==> flow/design.v <==
module pre_encoding_CC#(
    parameter DATA_WIDTH = 8
)(
    input   [DATA_WIDTH - 1 : 0]    data_A,
    input   [DATA_WIDTH - 1 : 0]    data_B,
    input   [DATA_WIDTH - 1 : 0]    e,
    input   [DATA_WIDTH - 1 : 0]    g,
    input   [DATA_WIDTH - 1 : 0]    s,
    output  [DATA_WIDTH - 1 : 0]    string_n_pos,
    output  [DATA_WIDTH - 1 : 0]    string_z_pos,
    output  [DATA_WIDTH - 1 : 0]    string_p_pos,
    output  [DATA_WIDTH - 1 : 0]    string_n_neg,
    output  [DATA_WIDTH - 1 : 0]    string_z_neg,
    output  [DATA_WIDTH - 1 : 0]    string_p_neg
);
    generate for(genvar i = DATA_WIDTH - 1; i >= 0; i = i - 1) begin : for_pos_CC
        if(i > 0)
            assign string_p_pos[i] = (g[i] | s[i]) & ~s[i - 1];
        else
            assign string_p_pos[i] = g[i] | s[i];
        if(i == DATA_WIDTH - 1)
            assign string_n_pos[i] = s[i];
        else
            assign string_n_pos[i] = e[i + 1] & s[i];
    end
    endgenerate
    assign string_z_pos = ~string_p_pos & ~string_n_pos;
    generate for(genvar i = DATA_WIDTH - 1; i >= 0; i = i - 1) begin : for_neg_CC
        if(i > 0)
            assign string_n_neg[i] = (s[i] | g[i]) & ~g[i - 1];
        else
            assign string_n_neg[i] = s[i] | g[i];
        if(i == DATA_WIDTH - 1)
            assign string_p_neg[i] = g[i];
        else
            assign string_p_neg[i] = e[i + 1] & g[i];
    end
    endgenerate
    assign string_z_neg = ~string_p_neg & ~string_n_neg;
endmodule
module pre_encoding_LO#(
    parameter DATA_WIDTH = 8
)(
    input   [DATA_WIDTH - 1 : 0]    data_A,
    input   [DATA_WIDTH - 1 : 0]    data_B,
    output  [DATA_WIDTH - 1 : 0]    e,
    output  [DATA_WIDTH - 1 : 0]    g,
    output  [DATA_WIDTH - 1 : 0]    s,
    output  [DATA_WIDTH - 1 : 0]    string_f
);
    assign e =
         (data_A & data_B) | ~(data_A | data_B);  
    assign g =
        data_A & ~data_B;  
    assign s =
        ~data_A & data_B;  
    generate for(genvar i = DATA_WIDTH - 1; i >= 0; i = i - 1) begin : for_LO
        if(i == DATA_WIDTH - 1)
            assign string_f[i] =
                g[i] & ~s[i - 1] | s[i] & ~g[i - 1];
        else if(i > 0)
            assign string_f[i] =
                 e[i + 1] & (g[i] & ~s[i - 1] | s[i] & ~g[i - 1]) |
                ~e[i + 1] & (s[i] & ~s[i - 1] | g[i] & ~g[i - 1]);
        else
            assign string_f[i] =
                 e[i + 1] & (g[i] | s[i])   |
                ~e[i + 1] & (s[i] | g[i])   ;
    end
    endgenerate
endmodule
module pre_encoding #(
    parameter DATA_WIDTH    = 8
)(
    input   [DATA_WIDTH - 1 : 0]    data_A,
    input   [DATA_WIDTH - 1 : 0]    data_B,
    output  [DATA_WIDTH - 1 : 0]    string_n_pos,  
    output  [DATA_WIDTH - 1 : 0]    string_z_pos,  
    output  [DATA_WIDTH - 1 : 0]    string_p_pos,  
    output  [DATA_WIDTH - 1 : 0]    string_n_neg,  
    output  [DATA_WIDTH - 1 : 0]    string_z_neg,  
    output  [DATA_WIDTH - 1 : 0]    string_p_neg,  
    output  [DATA_WIDTH - 1 : 0]    string_f   
);
    wire    [DATA_WIDTH - 1 : 0]    e;
    wire    [DATA_WIDTH - 1 : 0]    g;
    wire    [DATA_WIDTH - 1 : 0]    s;
    pre_encoding_LO #(
        .DATA_WIDTH (DATA_WIDTH)
    ) PELO (.data_A    (data_A),
         .data_B    (data_B),
         .e         (e),
         .g         (g),
         .s         (s),
         .string_f  (string_f)
    );
    pre_encoding_CC #(
        .DATA_WIDTH      (DATA_WIDTH)
    ) PECC (
        .data_A          (data_A),
        .data_B          (data_B),
        .e               (e),
        .g               (g),
        .s               (s),
        .string_n_pos    (string_n_pos),
        .string_z_pos    (string_z_pos),
        .string_p_pos    (string_p_pos),
        .string_n_neg    (string_n_neg),
        .string_z_neg    (string_z_neg),
        .string_p_neg    (string_p_neg)
    );
endmodule
module DT_node_pos_rec #(
    parameter DATA_WIDTH_CURR   = 8
)(
    input   [DATA_WIDTH_CURR - 1 : 0]   string_n_pos,
    input   [DATA_WIDTH_CURR - 1 : 0]   string_z_pos,
    input   [DATA_WIDTH_CURR - 1 : 0]   string_p_pos,
    output                              Z_pos,
    output                              P_pos,
    output                              N_pos,
    output                              Y_pos
);
    generate if(DATA_WIDTH_CURR > 2) begin
        wire Z_pos_prev_0;
        wire P_pos_prev_0;
        wire N_pos_prev_0;
        wire Y_pos_prev_0;
        wire Z_pos_prev_1;
        wire P_pos_prev_1;
        wire N_pos_prev_1;
        wire Y_pos_prev_1;
        localparam DATA_WIDTH_PREV  = DATA_WIDTH_CURR / 2;
        wire    [DATA_WIDTH_PREV - 1 : 0]   string_n_pos_prev_0 =
            string_n_pos [DATA_WIDTH_PREV * 2 - 1 : DATA_WIDTH_PREV];
        wire    [DATA_WIDTH_PREV - 1 : 0]   string_z_pos_prev_0 =
            string_z_pos [DATA_WIDTH_PREV * 2 - 1 : DATA_WIDTH_PREV];
        wire    [DATA_WIDTH_PREV - 1 : 0]   string_p_pos_prev_0 =
            string_p_pos [DATA_WIDTH_PREV * 2 - 1 : DATA_WIDTH_PREV];
        wire    [DATA_WIDTH_PREV - 1 : 0]   string_n_pos_prev_1 =
            string_n_pos [DATA_WIDTH_PREV - 1 : 0];
        wire    [DATA_WIDTH_PREV - 1 : 0]   string_z_pos_prev_1=
            string_z_pos [DATA_WIDTH_PREV - 1 : 0];
        wire    [DATA_WIDTH_PREV - 1 : 0]   string_p_pos_prev_1=
            string_p_pos [DATA_WIDTH_PREV - 1 : 0];
        DT_node_pos_rec #(
            .DATA_WIDTH_CURR    (DATA_WIDTH_PREV)
        ) DTN_pos_rec_prev_0 (
            .string_n_pos       (string_n_pos_prev_0),
            .string_z_pos       (string_z_pos_prev_0),
            .string_p_pos       (string_p_pos_prev_0),
            .Z_pos              (Z_pos_prev_0),
            .P_pos              (P_pos_prev_0),
            .N_pos              (N_pos_prev_0),
            .Y_pos              (Y_pos_prev_0)
        );
        DT_node_pos_rec #(
            .DATA_WIDTH_CURR    (DATA_WIDTH_PREV)
        ) DTN_pos_rec_prev_1 (
            .string_n_pos       (string_n_pos_prev_1),
            .string_z_pos       (string_z_pos_prev_1),
            .string_p_pos       (string_p_pos_prev_1),
            .Z_pos              (Z_pos_prev_1),
            .P_pos              (P_pos_prev_1),
            .N_pos              (N_pos_prev_1),
            .Y_pos              (Y_pos_prev_1)
        );
        assign Z_pos = Z_pos_prev_0 & Z_pos_prev_1;
        assign P_pos = Z_pos_prev_0 & P_pos_prev_1   |
                       P_pos_prev_0 & Z_pos_prev_1;
        assign N_pos = N_pos_prev_0 |
                       Z_pos_prev_0 & N_pos_prev_1;
        assign Y_pos = Y_pos_prev_0 |
                       Z_pos_prev_0 & Y_pos_prev_1  |
                       P_pos_prev_0 & N_pos_prev_1;
    end
    else if(DATA_WIDTH_CURR == 2) begin
        assign Z_pos = string_z_pos[1] & string_z_pos[0];
        assign P_pos = string_z_pos[1] & string_p_pos[0]  |
                       string_z_pos[0] & string_p_pos[1] ;
        assign N_pos = string_n_pos[1] |
                       string_z_pos[1] & string_n_pos[0];
        assign Y_pos = string_p_pos[1] & string_n_pos[0];
    end
    endgenerate
endmodule
module DT_node_neg_rec #(
    parameter DATA_WIDTH_CURR   = 8
)(
    input   [DATA_WIDTH_CURR - 1 : 0]   string_n_neg,
    input   [DATA_WIDTH_CURR - 1 : 0]   string_z_neg,
    input   [DATA_WIDTH_CURR - 1 : 0]   string_p_neg,
    output                              Z_neg,
    output                              N_neg,
    output                              P_neg,
    output                              Y_neg
);
    generate if(DATA_WIDTH_CURR > 2) begin
        wire Z_neg_prev_0;
        wire N_neg_prev_0;
        wire P_neg_prev_0;
        wire Y_neg_prev_0;
        wire Z_neg_prev_1;
        wire N_neg_prev_1;
        wire P_neg_prev_1;
        wire Y_neg_prev_1;
        localparam DATA_WIDTH_PREV = DATA_WIDTH_CURR / 2;
        wire [DATA_WIDTH_PREV - 1 : 0] string_n_neg_prev_0 =
                                       string_n_neg [DATA_WIDTH_PREV * 2 - 1 : DATA_WIDTH_PREV];
        wire [DATA_WIDTH_PREV - 1 : 0] string_z_neg_prev_0 =
                                       string_z_neg [DATA_WIDTH_PREV * 2 - 1 : DATA_WIDTH_PREV];
        wire [DATA_WIDTH_PREV - 1 : 0] string_p_neg_prev_0 =
                                       string_p_neg [DATA_WIDTH_PREV * 2 - 1 : DATA_WIDTH_PREV];
        wire [DATA_WIDTH_PREV - 1 : 0] string_n_neg_prev_1 =
                                       string_n_neg [DATA_WIDTH_PREV - 1 : 0];
        wire [DATA_WIDTH_PREV - 1 : 0] string_z_neg_prev_1=
                                       string_z_neg [DATA_WIDTH_PREV - 1 : 0];
        wire [DATA_WIDTH_PREV - 1 : 0] string_p_neg_prev_1=
                                       string_p_neg [DATA_WIDTH_PREV - 1 : 0];
        DT_node_neg_rec #(
            .DATA_WIDTH_CURR    (DATA_WIDTH_PREV)
        ) DTN_neg_rec_prev_0 (
            .string_n_neg       (string_n_neg_prev_0),
            .string_z_neg       (string_z_neg_prev_0),
            .string_p_neg       (string_p_neg_prev_0),
            .Z_neg              (Z_neg_prev_0),
            .N_neg              (N_neg_prev_0),
            .P_neg              (P_neg_prev_0),
            .Y_neg              (Y_neg_prev_0)
        );
        DT_node_neg_rec #(
            .DATA_WIDTH_CURR    (DATA_WIDTH_PREV)
        ) DTN_neg_rec_prev_1 (
            .string_n_neg       (string_n_neg_prev_1),
            .string_z_neg       (string_z_neg_prev_1),
            .string_p_neg       (string_p_neg_prev_1),
            .Z_neg              (Z_neg_prev_1),
            .N_neg              (N_neg_prev_1),
            .P_neg              (P_neg_prev_1),
            .Y_neg              (Y_neg_prev_1)
        );
        assign Z_neg = Z_neg_prev_0 & Z_neg_prev_1;
        assign N_neg = Z_neg_prev_0 & N_neg_prev_1   |
                       N_neg_prev_0 & Z_neg_prev_1;
        assign P_neg = P_neg_prev_0 |
                       Z_neg_prev_0 & P_neg_prev_1;
        assign Y_neg = Y_neg_prev_0 |
                       Z_neg_prev_0 & Y_neg_prev_1  |
                       N_neg_prev_0 & P_neg_prev_1;
    end
    else if(DATA_WIDTH_CURR == 2) begin
        assign Z_neg = string_z_neg[1] & string_z_neg[0];
        assign N_neg = string_z_neg[1] & string_n_neg[0]  |
                       string_z_neg[0] & string_n_neg[1];
        assign P_neg = string_p_neg[1] |
                       string_z_neg[1] & string_p_neg[0];
        assign Y_neg = string_n_neg[1] & string_p_neg[0];
    end
    endgenerate
endmodule
module detection_tree#(
    parameter DATA_WIDTH    = 8
)(
    input   [DATA_WIDTH - 1 : 0]    string_n_pos,
    input   [DATA_WIDTH - 1 : 0]    string_z_pos,
    input   [DATA_WIDTH - 1 : 0]    string_p_pos,
    input   [DATA_WIDTH - 1 : 0]    string_n_neg,
    input   [DATA_WIDTH - 1 : 0]    string_z_neg,
    input   [DATA_WIDTH - 1 : 0]    string_p_neg,
    output                          nshift_correct
);
    wire Y_pos;
    wire Y_neg;
    wire N_pos;
    wire P_neg;
    DT_node_pos_rec #(
        .DATA_WIDTH_CURR(DATA_WIDTH)
    ) DTN_pos (
        .string_n_pos   (string_n_pos),
        .string_z_pos   (string_z_pos),
        .string_p_pos   (string_p_pos),
        .N_pos          (N_pos),
        .Y_pos          (Y_pos),
        .P_pos          (),
        .Z_pos          ()
    );
    DT_node_neg_rec #(
        .DATA_WIDTH_CURR(DATA_WIDTH)
    ) DTN_neg (
        .string_n_neg   (string_n_neg),
        .string_z_neg   (string_z_neg),
        .string_p_neg   (string_p_neg),
        .P_neg          (P_neg),
        .Y_neg          (Y_neg),
        .N_neg          (),
        .Z_neg          ()
    );
    wire nshift_correct_pos = Y_pos & ~N_pos;
    wire nshift_correct_neg = Y_neg & ~P_neg;
    assign nshift_correct = nshift_correct_pos | nshift_correct_neg;
endmodule
module LOD_rec #(
    parameter LOD_REC_NUM       = 0,  
    parameter DATA_WIDTH_CURR   = 8,  
    parameter POS_WIDTH         = $clog2(DATA_WIDTH_CURR),  
    parameter POS_PREV_WIDTH    = POS_WIDTH - 1
)(
    input   [DATA_WIDTH_CURR - 1 : 0]   string_f_part,
    output  [POS_WIDTH - 1 : 0]         pos,
    output                              not_zero
);
    generate
        if(DATA_WIDTH_CURR > 2) begin
            wire    [POS_PREV_WIDTH - 1 : 0]    pos_prev_0;
            wire    [POS_PREV_WIDTH - 1 : 0]    pos_prev_1;
            wire                                not_zero_prev_0;
            wire                                not_zero_prev_1;
            assign not_zero = not_zero_prev_0 | not_zero_prev_1;
            wire    [POS_PREV_WIDTH - 1 : 0]    pos_choice =
                (not_zero_prev_0) ? pos_prev_0 : pos_prev_1;
            assign pos = {~not_zero_prev_0, pos_choice};
            localparam DATA_WIDTH_PREV      = DATA_WIDTH_CURR / 2;
            localparam LOD_REC_NUM_PREV_0   = LOD_REC_NUM;
            localparam LOD_REC_NUM_PREV_1   = LOD_REC_NUM + 1;
            wire    [DATA_WIDTH_PREV - 1 : 0]   string_f_part_prev_0 =
                string_f_part   [2 * DATA_WIDTH_PREV - 1 : DATA_WIDTH_PREV];
            wire    [DATA_WIDTH_PREV - 1 : 0]   string_f_part_prev_1 =
                string_f_part   [DATA_WIDTH_PREV - 1 : 0];
            LOD_rec #(
                .LOD_REC_NUM        (LOD_REC_NUM_PREV_0),
                .DATA_WIDTH_CURR    (DATA_WIDTH_PREV)
            ) LOD_rec_prev_0 (
                .string_f_part      (string_f_part_prev_0),
                .pos                (pos_prev_0),
                .not_zero           (not_zero_prev_0)
            );
            LOD_rec #(
                .LOD_REC_NUM        (LOD_REC_NUM_PREV_1),
                .DATA_WIDTH_CURR    (DATA_WIDTH_PREV)
            ) LOD_rec_prev_1 (
                .string_f_part      (string_f_part_prev_1),
                .pos                (pos_prev_1),
                .not_zero           (not_zero_prev_1)
            );
        end
        else if(DATA_WIDTH_CURR == 2) begin
            assign not_zero = string_f_part[1] | string_f_part[0];
            assign pos = (string_f_part[1]) ? 0 : 1;
        end
    endgenerate
endmodule
module encoding_tree#(
    parameter DATA_WIDTH    = 8,  
    parameter SHIFT_WIDTH   = $clog2(DATA_WIDTH)
)(
    input   [DATA_WIDTH - 1 : 0]    string_f,
    output  [SHIFT_WIDTH - 1 : 0]   nshift,
    output                          not_zero
);
    LOD_rec #(.DATA_WIDTH_CURR(DATA_WIDTH)) LOD (
        .string_f_part  (string_f),
        .pos            (nshift),
        .not_zero       (not_zero)
    );
endmodule
module LOP #(
    parameter DATA_WIDTH    = 8,
    parameter SHIFT_WIDTH   = $clog2(DATA_WIDTH)
)(
    input                               clk,
    input                               enable,  
    input       [DATA_WIDTH - 1 : 0]    data_A,
    input       [DATA_WIDTH - 1 : 0]    data_B,
    output reg  [SHIFT_WIDTH - 1 : 0]   nshift_r,
    output reg                          nshift_correct_r,
    output reg                          not_zero_r
);
    wire    [DATA_WIDTH - 1 : 0]   string_n_pos;
    wire    [DATA_WIDTH - 1 : 0]   string_z_pos;
    wire    [DATA_WIDTH - 1 : 0]   string_p_pos;
    wire    [DATA_WIDTH - 1 : 0]   string_n_neg;
    wire    [DATA_WIDTH - 1 : 0]   string_z_neg;
    wire    [DATA_WIDTH - 1 : 0]   string_p_neg;
    wire    [DATA_WIDTH - 1 : 0]   string_f;
    pre_encoding #(.DATA_WIDTH(DATA_WIDTH)) PE (
        .data_A         (data_A),
        .data_B         (data_B),
        .string_n_pos   (string_n_pos),
        .string_z_pos   (string_z_pos),
        .string_p_pos   (string_p_pos),
        .string_n_neg   (string_n_neg),
        .string_z_neg   (string_z_neg),
        .string_p_neg   (string_p_neg),
        .string_f       (string_f)
    );
    wire    [SHIFT_WIDTH - 1 : 0]   nshift;
    wire                            not_zero;
    encoding_tree #(
        .DATA_WIDTH     (DATA_WIDTH),
        .SHIFT_WIDTH    (SHIFT_WIDTH)
    ) ET (
        .string_f   (string_f),
        .nshift     (nshift),
        .not_zero   (not_zero)
    );
    wire                            nshift_correct;
    detection_tree #(
        .DATA_WIDTH(DATA_WIDTH)
    ) DT (
        .string_n_pos   (string_n_pos),
        .string_z_pos   (string_z_pos),
        .string_p_pos   (string_p_pos),
        .string_n_neg   (string_n_neg),
        .string_z_neg   (string_z_neg),
        .string_p_neg   (string_p_neg),
        .nshift_correct (nshift_correct)
    );
    always @(posedge clk)
        nshift_r <= (enable) ? nshift : nshift_r;
    always @(posedge clk)
        nshift_correct_r <= (enable) ? nshift_correct : nshift_correct_r;
    always @(posedge clk)
        not_zero_r <= (enable) ? not_zero:not_zero_r;
endmodule
## Reports on LOP

What the tools print for LOP, step after step.
Lines are those of the file above, counted from 1.
Cell names lack the library's common part.
A cell with n/a has no value.

| inputs | value |
|---|---|
| design top | LOP |
| clock port | clk |
| cell library | sky130hd |
| corner | tt_025C_1v80 |

## Word-level counts

Source: Yosys, flattened and elaborated, memories not mapped. Widths are those after wreduce; folded enables and synchronous resets count as part of the registers. Registers that Yosys merges into a memory's read port (data or address) are not register bits. Print and check cells do not count. Equal cells are merged and count once.

| operators by class | value |
|---|---|
| mux-type cells | 7 |
| bitwise gates (word level) | 238 |

Operator list:

| operator | count |
|---|---|
| 1-bit AND | 128 |
| 1-bit OR | 70 |
| 8-bit inverter | 7 |
| 8-bit AND | 5 |
| 1-bit inverter | 26 |
| 8-bit OR | 2 |
| 1-bit two-way mux | 6 |
| 2-bit two-way mux | 1 |

| word-level totals | value |
|---|---|
| flip-flop bits (word level) | 5 |
| input port bits | 18 |
| output and inout bits | 5 |
| elaborated cells | 248 |

## Logic depth

Yosys ltp: most cells in a row. Word level: on the elaborated netlist, between registers, memories and ports. Mapped: between sequential cells and ports; inverters and the memories' decode and read muxes count.

| depth | value |
|---|---|
| depth after elaboration | 15 |
| ABC_AREA | 1 |
| depth in mapped cells | 12 |
| gate-level depth less buffers | 12 |

## Netlist

The flow's flattened synthesis, as Yosys stat reports it; memories are mapped. The netlist is that of the ABC_AREA named above (0 if unset); the other value can give another one.

| mapped netlist | value |
|---|---|
| sequential area | 0.0001501 mm^2 |
| synthesis area | 0.0012462 mm^2 |
| flip-flops | 5 |
| cells in the netlist | 209 |
| buffer cells | 0 |

Cells by type:

| cell type | count | area in all (um^2) |
|---|---|---|
| ha_1 | 21 | 262.752 |
| nand2_1 | 65 | 243.984 |
| edfxtp_1 | 5 | 150.144 |
| inv_1 | 37 | 138.883 |
| nor2_1 | 15 | 56.304 |
| a21oi_1 | 11 | 55.053 |
| nand2_2 | 8 | 50.048 |
| nand3_1 | 9 | 45.043 |
| nor2_4 | 4 | 45.043 |
| o21ai_1 | 7 | 35.034 |
| inv_2 | 9 | 33.782 |
| o22ai_1 | 4 | 25.024 |
| o211ai_1 | 2 | 15.014 |
| o21ai_0 | 3 | 15.014 |
| a31oi_2 | 1 | 12.512 |
| nor2_2 | 2 | 12.512 |
| nand2_4 | 1 | 11.261 |
| nand3_2 | 1 | 10.01 |

Other cell types: 4; their cells: 4.

## Worst setup path after synthesis

Source: OpenSTA report_checks on the synthesized netlist (no wires, ideal clock, input and output delay 20% of the period each), path of least setup slack; recovery checks are left aside. Register names are those of the netlist, which keeps one name where synthesis merged equal registers.

| timing path after synthesis | value |
|---|---|
| kind | input to register |
| start | input port data_A[7] |
| end | register not_zero_r |
| clock period | 2,190 ps |
| slack | 495 ps |
| time at the first pin | 438 ps |
| path buffers | 0 |
| stages on the path | 8 |
| arrival time | 1,433 ps |
| path delay | 1,257 ps |
| input delay | 438 ps |
| library setup time | 262 ps |
| required time | 1,928 ps |
| synthesis period reached | 1,695 ps |

"path delay" = arrival - input delay + setup time.
"stages on the path": output pins that drive a net of the path, with the launching flip-flop's if there is one; two outputs of one cell count as two.
"synthesis period reached" is the clock period less the worst setup slack; recovery checks do not enter. This is arithmetic on one report: input and output delays are still those of the set period (20% each).
The rows between start and end are the longest chain of elaborated cells between them; the timing report does not say that the signal goes this way. Where chains are equally long, one stands for them.
A line is the first line of the expression or statement that the cell stems from. Yosys adds cells for indexed reads and writes and turns some case tables into memories.

| on the way, after synthesis | value |
|---|---|
| path through | inv_1 -> ha_1 -> nand2_1 -> nor2_1 -> a31oi_2 -> nand3_2 -> nor2_4 -> nand3b_1 |
| length of the longest elaborated chain | 9 |
| elaborated cells between the ends (all ways) | 17 |
| RTL lines with such cells | 8 |
| those cells by class | logic (17) |

Ends and longest elaborated chain, after synthesis:

| what | RTL line | text |
|---|---|---|
| start: declaration | 372 | `input       [DATA_WIDTH - 1 : 0]    data_A,` |
| 8-bit OR | 52 | `(data_A & data_B) \| ~(data_A \| data_B);` |
| 8-bit inverter | 52 |  |
| 8-bit OR | 52 |  |
| 1-bit inverter | 64 | `~e[i + 1] & (s[i] & ~s[i - 1] \| g[i] & ~g[i - 1]);` |
| 1-bit AND | 64 |  |
| 1-bit OR | 63 | `e[i + 1] & (g[i] & ~s[i - 1] \| s[i] & ~g[i - 1]) \|` |
| 1-bit OR | 347 | `assign not_zero = string_f_part[1] \| string_f_part[0];` |
| 1-bit OR x2 | 318 | `assign not_zero = not_zero_prev_0 \| not_zero_prev_1;` |
| end: assignment | 423 | `not_zero_r <= (enable) ? not_zero:not_zero_r;` |
| end: declaration | 376 | `output reg                          not_zero_r` |

Nets of the timed path that keep an RTL name, with a line that drives or declares them; the list need not be complete.

Nets with RTL names, path after synthesis:

| net | RTL line | text |
|---|---|---|
| ET.LOD.pos[2] | 321 | `assign pos = {~not_zero_prev_0, pos_choice};` |

## Path in the finished layout

From the final timing report of run 1: the path of least setup slack in the routed layout; clock arrival at registers is part of the times.
The report prints the path's times to 10 ps; the period is as set.

| timing path after layout | value |
|---|---|
| kind | input to register |
| start | input port data_A[4] |
| end | register nshift_correct_r |
| stages on the path | 11 |
| slack | 420 ps |
| arrival time | 2,190 ps |
| library setup time | 250 ps |
| time at the first pin | 520 ps |
| path buffers | 1 |
| required time | 2,610 ps |
| clock period | 2,620 ps |
| input delay | 520 ps |

The rows between start and end are the longest chain of elaborated cells between them; the timing report does not say that the signal goes this way. Where chains are equally long, one stands for them.

| on the way, after layout | value |
|---|---|
| path through | clkdlybuf4s50_1 -> inv_1 -> ha_1 -> inv_2 -> nand2_1 -> nand2_1 -> nor2_2 -> nand2_2 -> o21a_1 -> nand2_1 -> nand2_1 |
| length of the longest elaborated chain | 15 |
| elaborated cells between the ends (all ways) | 97 |
| those cells by class | logic (97) |

Ends and longest elaborated chain, after layout:

| what | RTL line | text |
|---|---|---|
| start: declaration | 372 | `input       [DATA_WIDTH - 1 : 0]    data_A,` |
| 8-bit OR | 52 | `(data_A & data_B) \| ~(data_A \| data_B);` |
| 8-bit inverter | 52 |  |
| 8-bit OR | 52 |  |
| 1-bit AND | 24 | `assign string_n_pos[i] = e[i + 1] & s[i];` |
| 8-bit inverter | 27 | `assign string_z_pos = ~string_p_pos & ~string_n_pos;` |
| 8-bit AND | 27 |  |
| 1-bit AND | 178 | `assign Z_pos = string_z_pos[1] & string_z_pos[0];` |
| 1-bit AND | 174 | `Z_pos_prev_0 & Y_pos_prev_1  \|` |
| 1-bit OR x2 | 173 | `assign Y_pos = Y_pos_prev_0 \|` |
| 1-bit AND | 174 |  |
| 1-bit OR x2 | 173 |  |
| 1-bit AND | 298 | `wire nshift_correct_pos = Y_pos & ~N_pos;` |
| 1-bit OR | 300 | `assign nshift_correct = nshift_correct_pos \| nshift_correct_neg;` |
| end: assignment | 421 | `nshift_correct_r <= (enable) ? nshift_correct : nshift_correct_r;` |
| end: declaration | 375 | `output reg                          nshift_correct_r,` |

Appendix: measured runs

Record of 2 stored runs of the RTL-to-layout flow on LOP, platform sky130hd. The runs are unordered. Constraints: input delay and output delay 20% of the set period each, output load 0.01 pF.
"achieved clock period" is the run's clock period less its worst setup slack. It is reckoned from that one timing run; input and output delays stay at 20% of the period that was set.
"worst setup path time": the worst setup path's part of the clock period (all of it between registers, 20% less for each end at a port) less its slack. A launch clock that arrives late makes it longer, a capture clock that arrives late makes it shorter.
"total power after layout" is the tool's figure for a default switching activity; nothing was simulated.
"worst setup path time" is given in steps of 10 ps.

#### Run 1

| setting | value |
|---|---|
| period_ns | `2.62` |
| CORE_UTILIZATION | `44` |
| PLACE_DENSITY | `0.81` |
| CORE_MARGIN | `9` |
| CELL_PAD_IN_SITES_GLOBAL_PLACEMENT | `1` |
| CELL_PAD_IN_SITES_DETAIL_PLACEMENT | `0` |
| ABC_AREA | `1` |
| GPL_TIMING_DRIVEN | `0` |
| CTS_CLUSTER_DIAMETER | `103` |
| MIN_ROUTING_LAYER | `met1` |
| CAP_MARGIN | `20` |
| SLEW_MARGIN | `20` |

| result | value |
|---|---|
| worst setup path time | 1,670 ps |
| critical path type | input to register |
| lowest setup slack | 423 ps |
| total power after layout | 0.0004873 W |
| achieved clock period | 2,197 ps |
| area of the synthesized netlist | 0.0012462 mm^2 |
| standard-cell area after layout | 0.0015302 mm^2 |
| final utilization | 59.1% |
| final worst hold slack | 1,022 ps |
| area inside the die boundary | 0.0050723 mm^2 |
| final setup TNS | 0 ps |

#### Run 2

| setting | value |
|---|---|
| period_ns | `2.3` |
| CORE_UTILIZATION | `70` |
| PLACE_DENSITY_LB_ADDON | `0.15` |
| HOLD_SLACK_MARGIN | `0.2` |
| TNS_END_PERCENT | `40` |
| CAP_MARGIN | `15` |
| CORE_MARGIN | `2` |
| SLEW_MARGIN | `20` |

Unfinished; error DPL-0038 in clock tree synthesis.
